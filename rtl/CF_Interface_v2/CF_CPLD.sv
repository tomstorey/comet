==> flow/design.v <==
`timescale 1ns/1ps
module CF_CPLD
#(parameter SU_TIMER_BITS=3,         
            C_TIMER_BITS=18          
)
(
    input osc_40mhz,
    input n_reset,
    input n_sel,
    input n_uds,
    input n_lds,
    input n_write,
    input [2:0] fc,
    input [5:4] addr,
    output logic n_dtack_drv,
    output logic ddir,
    output logic n_dben,
    input [1:0] t,
    output logic n_rdstat,
    output logic n_wrcon,
    output logic n_cs0,
    output logic n_cs1,
    output logic n_rd,
    output logic n_wr,
    output logic cf_ddir,
    input func1,
    output logic debug1
);
    reg n_sel_reg1;
    reg n_sel_reg2;
    reg n_uds_reg1;
    reg n_uds_reg2;
    reg n_lds_reg1;
    reg n_lds_reg2;
    wire n_sel_regd = !(!n_sel_reg1 && !n_sel_reg2);
    wire n_uds_regd = !(!n_uds_reg1 && !n_uds_reg2);
    wire n_lds_regd = !(!n_lds_reg1 && !n_lds_reg2);
    localparam
        MODE_PIO01 = 2'b00,
        MODE_PIO23 = 2'b01,
        MODE_PIO4 = 2'b10,
        MODE_ASYNC = 2'b11;
    reg [SU_TIMER_BITS-1:0] su_timer;
    reg [C_TIMER_BITS-1:0] c_timer;
    reg [1:0] m_state;
    localparam
        M_IDLE = 2'd0,
        M_ACCESS = 2'd1,
        M_RECOVERY = 2'd2;
    wire selected;
    wire selected_pio;
    wire su_time_met;
    localparam
        FC_USER_DATA = 3'b001,
        FC_USER_PROG = 3'b010,
        FC_SUP_DATA = 3'b101,
        FC_SUP_PROG = 3'b110,
        FC_CPU_SPACE = 3'b111;
    always_comb begin
        selected     = (t == MODE_ASYNC) ? (!n_sel      && (fc == FC_SUP_DATA)) :
                                           (!n_sel_regd && (fc == FC_SUP_DATA));
        selected_pio = (t == MODE_ASYNC) ? 1'b0 : (!n_sel_regd && (fc == FC_SUP_DATA));
        su_time_met = ((t == MODE_PIO01) && su_timer[2]) ||
                      ((t == MODE_PIO23) && su_timer[1]) ||
                      ((t == MODE_PIO4)  && su_timer[0]);
        n_dben = n_sel;
        ddir = n_write;
        cf_ddir = !(selected && !addr[5] && n_write);
        n_cs0 = (t == MODE_ASYNC) ? !(!addr[4] && selected) :
                                    !(!addr[4] && selected && (m_state == M_ACCESS));
        n_cs1 = (t == MODE_ASYNC) ? !( addr[4] && selected) :
                                    !( addr[4] && selected && (m_state == M_ACCESS));
        n_rd = !(selected && !addr[5] && n_write &&
                 (
                  ((!n_uds_regd || !n_lds_regd) && (m_state == M_ACCESS) &&
                   (
                    ((t == MODE_PIO01) && su_timer[2]) ||
                    ((t == MODE_PIO23) && su_timer[1]) ||
                    ((t == MODE_PIO4)  && su_timer[0])
                   )
                  ) ||
                  ((t == MODE_ASYNC) && (!n_uds      || !n_lds))
                 )
                );
        n_wr = !(selected && !addr[5] && !n_write &&
                 (
                  ((!n_uds_regd || !n_lds_regd) && (m_state == M_ACCESS) &&
                   (
                    ((t == MODE_PIO01) && su_timer[2] && !c_timer[6]) ||
                    ((t == MODE_PIO23) && su_timer[1] && !c_timer[3]) ||
                    ((t == MODE_PIO4)  && su_timer[0] && !c_timer[2])
                   )
                  ) ||
                  ((t == MODE_ASYNC) && (!n_uds || !n_lds))
                 )
                );
        n_rdstat = !(selected &&  n_write && addr[5] && !n_uds);
        n_wrcon  = !(selected && !n_write && addr[5] && !n_uds);
        n_dtack_drv = !((selected && addr[5] && !n_uds) ||
                        ((m_state == M_ACCESS) && (!n_uds_regd || !n_lds_regd) &&
                         (
                          ((t == MODE_PIO01) && c_timer[7]) ||
                          ((t == MODE_PIO23) && c_timer[4]) ||
                          ((t == MODE_PIO4)  && c_timer[3])
                         )
                        ) ||
                        ((t == MODE_ASYNC) && selected && (!n_uds || !n_lds))
                       );
        debug1 = 1'b0;
    end
    always_ff @(negedge osc_40mhz or negedge n_reset) begin
        if (!n_reset) begin
            n_sel_reg1 <= 1'b1;
            n_uds_reg1 <= 1'b1;
            n_lds_reg1 <= 1'b1;
        end
        else begin
            n_sel_reg1 <= n_sel;
            n_uds_reg1 <= n_uds;
            n_lds_reg1 <= n_lds;
        end
    end
    always_ff @(posedge osc_40mhz or negedge n_reset) begin
        if (!n_reset) begin
            n_sel_reg2 <= 1'b1;
            n_uds_reg2 <= 1'b1;
            n_lds_reg2 <= 1'b1;
        end
        else begin
            n_sel_reg2 <= n_sel_reg1;
            n_uds_reg2 <= n_uds_reg1;
            n_lds_reg2 <= n_lds_reg1;
        end
    end
    always_ff @(negedge osc_40mhz) begin
        if (m_state == M_IDLE) begin
            su_timer <= 'd0;
            c_timer <= 'd0;
        end
        else begin
            su_timer <= {su_timer[SU_TIMER_BITS-2:0], 1'b1};
            if (su_time_met && (!n_uds_regd || !n_lds_regd) || (m_state == M_RECOVERY)) begin
                c_timer <= {c_timer[C_TIMER_BITS-2:0], 1'b1};
            end
        end
        if (!n_reset) begin
            m_state <= M_IDLE;
        end
        else begin
            case (m_state)
                M_IDLE:
                    begin
                        if (selected_pio && !addr[5]) begin
                            m_state <= M_ACCESS;
                        end
                    end
                M_ACCESS:
                    begin
                        if (!selected_pio) begin
                            m_state <= M_RECOVERY;
                        end
                    end
                M_RECOVERY:
                    begin
                        if ((t == MODE_PIO01) && c_timer[17] ||
                            (t == MODE_PIO23) && c_timer[9] ||
                            (t == MODE_PIO4)  && c_timer[4]) begin
                            m_state <= M_IDLE;
                        end
                    end
            endcase
        end
    end
endmodule
Reports on CF_CPLD --
Tool output for the design above, in the order of the flow. Lines are those of the file above, counted from 1. Operators: Yosys type, input widths -> output width; for muxes data width and select width s. Not given: -
Design: top module CF_CPLD, clock port osc_40mhz, cell library sky130hd, corner tt_025C_1v80

Word-level counts --
Yosys after proc, flatten, opt, wreduce and memory -nomap, before mapping. Memory bits, and registers merged into a memory's read port (data or address), are not among the register bits. Print and check cells are not counted. Equal cells are merged and count once.
Storage and ports: register bits 29, elaborated cells 115
Cells by class: reduce/logical cells 87, muxes and demuxes 9, eq/ne operators 9
Operators by type and width (number):
- $logic_and 1x1->1 | 43
- $logic_not 1->1 | 25
- $logic_or 1x1->1 | 15
- $eq 2x2->1 const B | 3
- $ne 2x2->1 const B | 3
- $pmux 2 s3 | 1
- $mux 2 | 3
- $mux 1 | 5
- $eq 2x1->1 const B | 2
- $logic_not 2->1 | 2
- $reduce_and 4->1 | 1
- $eq 3x3->1 const B | 1
- $reduce_bool 3->1 | 1

Depth --
Depth = most cells in a row (Yosys ltp): at word level without a register or memory, in the mapped netlist without a sequential cell, where the memories' decode and read muxes count.
Depth: depth after elaboration 9, ABC_AREA 0, gate-level depth with buffers 7, depth with buffers taken out 4

Synthesis result --
The flow's flattened synthesis, as Yosys stat reports it; memories are mapped. The netlist is that of the ABC_AREA named above (0 if unset); the other value can give another one.
Cell types (number):
- sky130_fd_sc_hd__dfxtp_1 | 24
- sky130_fd_sc_hd__mux2i_1 | 20
- sky130_fd_sc_hd__dfstp_2 | 6
- sky130_fd_sc_hd__nand2_1 | 26
- sky130_fd_sc_hd__buf_6 | 3
- sky130_fd_sc_hd__buf_4 | 4
- sky130_fd_sc_hd__a21oi_1 | 4
- sky130_fd_sc_hd__nor2b_1 | 3
- sky130_fd_sc_hd__o2bb2ai_1 | 2
- sky130_fd_sc_hd__a211oi_1 | 2
- sky130_fd_sc_hd__inv_1 | 4
- sky130_fd_sc_hd__nand3_1 | 3
- sky130_fd_sc_hd__nor2_1 | 4
- sky130_fd_sc_hd__nor3b_1 | 2
- sky130_fd_sc_hd__o21ai_0 | 3
- sky130_fd_sc_hd__a2111o_1 | 1
- sky130_fd_sc_hd__a21bo_2 | 1
- sky130_fd_sc_hd__and3b_2 | 1
Not listed: further types 13, cells in them 15.
Mapped netlist: mapped flip-flops 30, area of sequential cells 638.1 sq um, buffers 9, mapped cells 128, synthesis area 1272.5 sq um

Subject: flow runs of CF_CPLD

Hi,

CF_CPLD through Yosys and OpenROAD on sky130hd: 2 stored runs, unordered, with their settings and measured results. The constraints put input and output delay at 20% of the set period each and load the outputs with 0.01 pF.

[run 1] flow files
==> flow/run.sh <==
#!/bin/bash
# the make line also repeats the synthesis and layout settings of config.mk as NAME=value (left out here)
make -C /OpenROAD-flow-scripts/flow DESIGN_CONFIG=/design/flow/config.mk WORK_HOME=/design/flow/orfs CLKGATE_MAP_FILE= finish
==> flow/config.mk <==
export PLATFORM = sky130hd
export DESIGN_NAME = CF_CPLD
export DESIGN_NICKNAME = CF_CPLD
export VERILOG_FILES = /design/flow/design.v
export SDC_FILE = /design/flow/constraint.sdc
export NUM_CORES = 4
export LEC_CHECK = 0
export CAP_MARGIN = 35
export CELL_PAD_IN_SITES_DETAIL_PLACEMENT = 2
export CORE_ASPECT_RATIO = 1.2
export CORE_MARGIN = 2
export CORE_UTILIZATION = 26
export CTS_CLUSTER_DIAMETER = 378
export GPL_TIMING_DRIVEN = 1
export MAX_ROUTING_LAYER = met4
export PLACE_DENSITY_LB_ADDON = 0.19
export SLEW_MARGIN = 20
==> flow/constraint.sdc <==
create_clock -name core_clock -period 5.07 [get_ports {osc_40mhz}]
set_input_delay 1.0140 -clock core_clock [delete_from_list [all_inputs] [get_ports {osc_40mhz}]]
set_output_delay 1.0140 -clock core_clock [all_outputs]
set_load 0.01 [all_outputs]

[run 1] result: utilization in the final report 40.2 %; total negative setup slack -0.547 ns; std-cell area (final layout) 1873.0 sq um; worst setup slack after layout -0.241 ns; area of the synthesized netlist 1272.5 sq um; die area 5471.9 sq um; worst hold slack 0.480 ns

[run 2] flow files
==> flow/run.sh <==
#!/bin/bash
# the make line also repeats the synthesis and layout settings of config.mk as NAME=value (left out here)
make -C /OpenROAD-flow-scripts/flow DESIGN_CONFIG=/design/flow/config.mk WORK_HOME=/design/flow/orfs CLKGATE_MAP_FILE= finish
==> flow/config.mk <==
export PLATFORM = sky130hd
export DESIGN_NAME = CF_CPLD
export DESIGN_NICKNAME = CF_CPLD
export VERILOG_FILES = /design/flow/design.v
export SDC_FILE = /design/flow/constraint.sdc
export NUM_CORES = 4
export LEC_CHECK = 0
export CAP_MARGIN = 20
export CORE_MARGIN = 2
export CORE_UTILIZATION = 40
export SETUP_SLACK_MARGIN = 0.66
export SLEW_MARGIN = 20
==> flow/constraint.sdc <==
create_clock -name core_clock -period 4.75 [get_ports {osc_40mhz}]
set_input_delay 0.9500 -clock core_clock [delete_from_list [all_inputs] [get_ports {osc_40mhz}]]
set_output_delay 0.9500 -clock core_clock [all_outputs]
set_load 0.01 [all_outputs]

[run 2] result: utilization in the final report 63.0 %; total negative setup slack -1.663 ns; std-cell area (final layout) 1908.1 sq um; worst setup slack after layout -0.334 ns; area of the synthesized netlist 1272.5 sq um; die area 3648.2 sq um; worst hold slack 0.459 ns

Regards
